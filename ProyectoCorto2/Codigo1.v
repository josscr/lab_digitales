==> flow/design.v <==
`timescale 1ns / 1ps
module Codigo1(clk, ps2_data, ps2_clk, ps2_data_out, pulso_done
    );
	 input clk;
	 input ps2_clk, ps2_data;
	 output [7:0]ps2_data_out;
	 output reg pulso_done;
	 reg [7:0] filtro_antirebote;
	 reg ps2_clk_negedge;
	 reg [2:0] estado=0;
	 reg [7:0] contador=0;
	 reg [7:0] data_p;
	 reg data_in; 
	 localparam [2:0]
	 idle = 3'b000,
	 uno = 3'b001,
	 dos = 3'b010,
	 tres = 3'b011,
	 cuatro = 3'b100;
	 always @ (posedge clk)
	 begin 
	 filtro_antirebote [7:0]<= {ps2_clk, filtro_antirebote[7:1]};
	 end
	 always @ (posedge clk)
	begin 
	if (filtro_antirebote == 8'b00001111)
		ps2_clk_negedge <= 1'b1;
	else
		ps2_clk_negedge <= 1'b0;
	end 
	always @ (posedge clk)
	begin
	if (ps2_clk_negedge)
	data_in <= ps2_data;
	else 
	data_in <= data_in;
	end
	 always @ (posedge clk)
	 begin 
	 case (estado)
	 idle: begin
		data_p <= data_p;
		contador <= 4'd0;
		pulso_done <=1'b0;
			if (ps2_clk_negedge)
				estado<= uno;
			else
				estado<= uno;
			end
		uno: begin
			data_p<=data_p;
			contador <= contador;
			pulso_done <= 1'b0;
			if (ps2_clk_negedge)
			begin 	
				if (contador == 4'd8)
					estado<=tres;
				else 	
					estado <= dos;
				end
					else 
						estado<= uno;
				end
			dos: begin
				data_p [7:0] <= {data_in, data_p[7:1]};
				contador <=  contador +1;
				pulso_done <= 1'b0;
				estado <= uno;
				end
			tres: begin
				estado <= cuatro;
				pulso_done <=1'b1;
				data_p <=data_p;
				contador <= 4'd0;
				end
			cuatro: begin
				data_p <= data_p;
				contador <= 4'd0;
				pulso_done <= 1'b0;
				if (ps2_clk_negedge)
					estado <= idle;
				end
			endcase
			end
			assign  ps2_data_out = data_p;
endmodule
module MaquinaE(
		input wire clk, reset,
		input wire [3:0] sensores,
		output reg [6:0] salida,
		output reg [3:0] display,
		output reg [7:0] sevenseg,
		output reg signed [3:0] estado  
    );
	 parameter e0=4'b0000,e1=4'b0001,e2=4'b0010,e3=4'b0011,e4=4'b0100,e5=4'b0101,e6=4'b0110,e7=4'b0111,e8=4'b1000,e9=4'b1001,e10=4'b1010,e11=4'b1011,e12=4'b1100,e13=4'b1101,e14=4'b1110,e15=4'b1111;
	 parameter s0=4'b0000,s1=4'b0001,s2=4'b0010,s3=4'b0011,s4=4'b1000,s5=4'b0101,s6=4'b0110,s7=4'b0111,s8=4'b1000,s9=4'b1001,s10=4'b1010,s11=4'b1011,s12=4'b1100,s13=4'b1101,s14=4'b1110,s15=4'b1111;
	 reg [3:0] estado_p, estado_s; 
	 always @(posedge clk, posedge reset)
		 if (reset)
			begin
			estado_p<=s0;
			end
		 else 
			estado_p<=estado_s;
	always@*  
	begin  
		estado_s = estado_p;
			case (estado_p)
					s0: 
						begin 
							if (sensores == 4'b0000)
								begin
								salida=7'b0000001;
								display=4'b1111;
								sevenseg=8'b11111111;
								estado_s=s0;
								end
							else
								if(sensores==e0)
								estado_s=s0;
							else if(sensores==e1)
								estado_s=s1;
							else if(sensores==e2)
								estado_s=s2;
							else if(sensores==e3)
								estado_s=s3;
							else if(sensores==e4)
								estado_s=s4;
							else if(sensores==e5)
								estado_s=s5;
							else if(sensores==e6) 
								estado_s=s6;
							else if(sensores==e7)
								estado_s=s7;
							else if(sensores==e8)
								estado_s=s8;
							else if(sensores==e9)
								estado_s=s9;
							else if(sensores==e10)
								estado_s=s10;
							else if(sensores==e11)
								estado_s=s11;
							else if(sensores==e12)
								estado_s=s12;
							else if(sensores==e13)
								estado_s=s13;
							else if(sensores==e14)
								estado_s=s14;
							else if(sensores==e15)
								estado_s=s15;
						 end
					s1:	 							
						begin 
							salida=7'b1000000;
							if (sensores == 4'b0001)
								begin
								estado_s=s1;
								display=4'b1110; 
								sevenseg=8'b10011111;
								end
							else
								estado_s=s0;
						 end	
					s2:
						begin 
							salida=7'b1011100;
							if (sensores == 4'b0010)
								begin
								estado_s=s2;
								display=4'b1101;
								sevenseg=8'b10011111;
								end
							else
								estado_s=s0;
						 end
					s3:
						 begin 
							salida=7'b1011110; 
							if (sensores == 4'b0011)
								begin
								estado_s=s3;
								display=4'b1100;
								sevenseg=8'b10011111;
								end
							else
								estado_s=s0;
						 end
					s4:
						 begin 
							salida=7'b1100000;
							if (sensores == 4'b0100)
								begin
								estado_s=s4;
								display=4'b1011;
								sevenseg=8'b10011111;
								end
							else
								estado_s=s0;
						 end
					s5:
						 begin 
							salida=7'b1100010;
							if (sensores == 4'b0101)
								begin
								estado_s=s5;
								display=4'b1010;
								sevenseg=8'b10011111;
								end
							else
								estado_s=s0;
						 end
					s6:
						begin 
							salida=7'b1111110;
							if (sensores == 4'b0110)
								begin
								estado_s=s6;
								display=4'b1001;
								sevenseg=8'b10011111;
								end
							else
								estado_s=s0;
						 end
					s7:
						begin 
							salida=7'b1111110;
							if (sensores == 4'b0111)
								begin
								estado_s=s7;
								display=4'b1000;
								sevenseg=8'b10011111;
								end
							else
								estado_s=s0;
						 end	
					s8:
						begin 
							salida=7'b1110000;
							if (sensores == 4'b1000)
								begin
								estado_s=s8;
								display=4'b0111;
								sevenseg=8'b10011111;
								end
							else
								estado_s=s0;
						 end 
					s9:
						begin 
							salida=7'b1010010;
							if (sensores == 4'b1001)
								begin
								estado_s=s9;
								display=4'b0110;
								sevenseg=8'b10011111;
								end
							else
								estado_s=s0;
						 end
					s10: 
						begin 
							salida=7'b1011110;
							if (sensores == 4'b1010)
								begin
								estado_s=s10;
								display=4'b0101;
								sevenseg=8'b10011111;
								end
							else
								estado_s=s0;
						 end	
					s11:
						 begin 
							salida=7'b1011110;
							if (sensores == 4'b1011)
								begin
								estado_s=s11;
								display=4'b0100;
								sevenseg=8'b10011111;
								end
							else
								estado_s=s0;
						 end		
					s12:
						 begin 
							salida=7'b1110010;
							if (sensores == 4'b1100)
								begin
								estado_s=s12;
								display=4'b0011;
								sevenseg=8'b10011111;
								end
							else
								estado_s=s0;
						 end
					s13:
						 begin 
							salida=7'b1110010;
							if (sensores == 4'b1101)
								begin
								estado_s=s13;
								display=4'b0010;
								sevenseg=8'b10011111;
								end
							else
								estado_s=s0;
						 end
					s14:
						 begin 
							salida=7'b0000001;
							if (sensores == 4'b1110)
								begin
								estado_s=s14;
								display=4'b0001;
								sevenseg=8'b10011111;
								end
							else
								estado_s=s0;
						 end
					s15:
						 begin 
							salida=7'b1111110;
							if (sensores == 4'b1111)
								begin
								estado_s=s15;
								display=4'b0000;
								sevenseg=8'b10011111;
								end
							else
								estado_s=s0;
						 end
					default estado_s=s0;
					endcase
	end
endmodule
module comparador(
		input wire clk, 
		output reg [3:0] sensores,
		input wire [7:0]ps2_data_out,  
		input wire pulso_done  
		);
endmodule
Step by step through the tools: Codigo1

The steps from the RTL of Codigo1 to its reports follow in flow order.
Lines are those of the file above, counted from 1.
Operators: Yosys type, input widths -> output width; for muxes data width and select width s.
Cell names lack the library's common part.
A cell with - has no value.

Top: Codigo1
Clock input: clk
Cell library: sky130hd
Library corner: tt_025C_1v80

After elaboration

Yosys after proc, flatten, opt, wreduce and memory -nomap, before mapping. Memory bits, and registers merged into a memory's read port (data or address), are not among the register bits. Print and check cells are not counted. Equal cells are merged and count once.

Reduce/logical cells: 8
Mux-type cells: 7
Equal/unequal tests: 7
Add/sub/neg operators: 1

Operators by type and width:

| operator            | count |
| $eq 8x4->1 const B  | 2 |
| $pmux 8 s2          | 1 |
| $pmux 3 s4          | 1 |
| $add 8x1->8 const B | 1 |
| $eq 3x2->1 const B  | 2 |
| $reduce_bool 2->1   | 2 |
| $reduce_bool 4->1   | 1 |
| $reduce_or 4->1     | 1 |
| $eq 3x1->1 const B  | 1 |
| $eq 3x3->1 const B  | 1 |
| $logic_not 3->1     | 1 |
| $reduce_or 3->1     | 1 |
| $mux 3              | 1 |
| $ne 2x2->1 const B  | 1 |
| $reduce_and 2->1    | 1 |
| $reduce_or 2->1     | 1 |
| $pmux 1 s2          | 1 |
| $mux 2              | 1 |
| $mux 1              | 2 |

Cells after elaboration: 30
Register bits after elaboration: 30
Output and inout bits: 9
Input port bits: 3

Longest topological paths

Yosys ltp: most cells in a row. Word level: on the elaborated netlist, between registers, memories and ports. Mapped: between sequential cells and ports; inverters and the memories' decode and read muxes count.

Word-level depth: 4
ABC_AREA: 0
Gate-level depth with buffers: 5

Netlist

The flow's flattened synthesis, as Yosys stat reports it; memories are mapped. The netlist is that of the ABC_AREA named above (0 if unset); the other value can give another one.

Cells in the netlist: 79
Cell area after synthesis: 1094.8 um2
Flip-flops: 30
Buffers: 2

Cell types:

| type     | count |
| edfxtp_1 | 21 |
| dfxtp_1  | 9 |
| nor2_1   | 7 |
| ha_1     | 2 |
| o21ai_0  | 4 |
| nand2_1  | 5 |
| or3_1    | 3 |
| xor2_1   | 2 |
| a21oi_1  | 3 |
| inv_1    | 4 |
| nand3_1  | 3 |
| nand3b_1 | 2 |
| or4_1    | 2 |
| nand4_1  | 2 |
| maj3_1   | 1 |
| mux2i_1  | 1 |
| o221ai_1 | 1 |
| xnor2_1  | 1 |

Other cell types: 5; their cells: 6.

Path before layout

OpenSTA on the mapped netlist: ideal clock, no wires. The path of least setup slack (recovery checks aside). Input and output delay are each 20% of the period. Register names are those of the netlist, which keeps one name where synthesis merged equal registers.

Path type: flip-flop to flip-flop
Start: register estado[0]
End: register data_p[0]
Stages: 3
Arrival: 1213 ps
Buffers on the path: 1
Delay of the path: 1598 ps
Clock period: 2930 ps
Path slack: 1331 ps
Synthesis period reached: 1599 ps

"delay of the path" = arrival - input delay + setup time.
"stages" counts driving pins, that of a launching flip-flop among them; a cell with two outputs on the path counts twice.
"synthesis period reached" = period - worst setup slack (recovery checks aside). The figure is calculated, with input and output delays left at 20% of the set period.
Between the ends stands the longest chain of elaborated cells between them, by number of cells; it is not shown to be the way that was timed. Of several equally long chains one is given.
Each line given opens the expression or statement behind the cell; cells for indexed reads and writes are added by Yosys, which also makes memories of some case tables.
A register here has more assigning lines than the two given.

Cells stage by stage: edfxtp_1 clkbuf_1 nor3b_1
Cells in the longest elaborated chain: 1
Elaborated cells between the ends (all ways): 1
RTL lines with such cells: 1

Ends and longest elaborated chain, post-synthesis:

| what            | RTL line | text |
| start, declared | 10       | `reg [2:0] estado=0;` |
| start, assigned | 46       | `estado<= uno;` |
| start, assigned | 48       | `estado<= uno;` |
| $eq 3x2->1      | 40       | `case (estado)` |
| end, assigned   | 42       | `data_p <= data_p;` |
| end, assigned   | 51       | `data_p<=data_p;` |
| end, declared   | 12       | `reg [7:0] data_p;` |

Path in the finished layout

From the final timing report of job 1: the path of least setup slack in the routed layout; clock arrival at registers is part of the times.
The path's times are printed in steps of 10 ps; the period is the one set.

Path type: flip-flop to output port
Start: register data_p[7]
End: output ps2_data_out[7]
Buffers on the path: 1
Path slack: 80 ps
Stages: 2
Clock period: 1570 ps
External output delay: 310 ps
Arrival: 1180 ps

A register here has more assigning lines than the two given.

Cells stage by stage: edfxtp_1 clkdlybuf4s50_1
Cells in the longest elaborated chain: 0
Elaborated cells between the ends (all ways): 0
RTL lines with such cells: 0

Ends and longest elaborated chain, after layout:

| what            | RTL line | text |
| start, declared | 12       | `reg [7:0] data_p;` |
| start, assigned | 42       | `data_p <= data_p;` |
| start, assigned | 51       | `data_p<=data_p;` |
| end, declared   | 6        | `output [7:0]ps2_data_out;` |

Subject: flow runs of Codigo1

Hi,

Measured data: module Codigo1, platform sky130hd, 2 stored runs of the flow under differing settings, order arbitrary. Input and output delays are each 20% of the period that was set; the output load is 0.01 pF.
"achieved clock period" means the clock period less the worst setup slack. The figure is calculated, with input and output delays left at 20% of the set period.
"time of the worst setup path": the worst setup path's part of the clock period (all of it between registers, 20% less for each end at a port) less its slack. A launch clock that arrives late makes it longer, a capture clock that arrives late makes it shorter.
"total design power" is the tool's figure for a default switching activity; nothing was simulated.
"time of the worst setup path" is known to 10 ps.
Among the settings, -- means not set for that run.

| setting or result                     | job 1                    | job 2                    |
| period_ns                             | 1.57                     | 1.4                      |
| CORE_UTILIZATION                      | 33                       | 45                       |
| SETUP_SLACK_MARGIN                    | -0.04                    | 0.03                     |
| PLACE_DENSITY                         | 0.52                     | --                       |
| CORE_ASPECT_RATIO                     | 1.38                     | 0.78                     |
| ABC_AREA                              | 0                        | 1                        |
| GPL_TIMING_DRIVEN                     | 1                        | --                       |
| CTS_CLUSTER_SIZE                      | 67                       | --                       |
| CTS_CLUSTER_DIAMETER                  | 339                      | 337                      |
| MAX_ROUTING_LAYER                     | met4                     | --                       |
| CAP_MARGIN                            | 20                       | 35                       |
| CORE_MARGIN                           | 2                        | 2                        |
| SLEW_MARGIN                           | 20                       | 20                       |
| PLACE_DENSITY_LB_ADDON                | --                       | 0.17                     |
| CELL_PAD_IN_SITES_GLOBAL_PLACEMENT    | --                       | 0                        |
| MIN_ROUTING_LAYER                     | --                       | met1                     |
| netlist area reported by Yosys (um2)  | 1094.8                   | 1196.1                   |
| overall die area (um2)                | 3800.4                   | 3089.8                   |
| standard-cell area after layout (um2) | 1366.3                   | 1436.4                   |
| post-route utilization (%)            | 43.3                     | 56.9                     |
| setup slack of the worst path (ps)    | 78                       | 99                       |
| post-route setup TNS (ps)             | 0                        | 0                        |
| total design power (mW)               | 2.522                    | 3.009                    |
| achieved clock period (ps)            | 1492                     | 1301                     |
| time of the worst setup path (ps)     | 1180                     | 1020                     |
| kind of the worst setup path          | flip-flop to output port | flip-flop to output port |

Regards
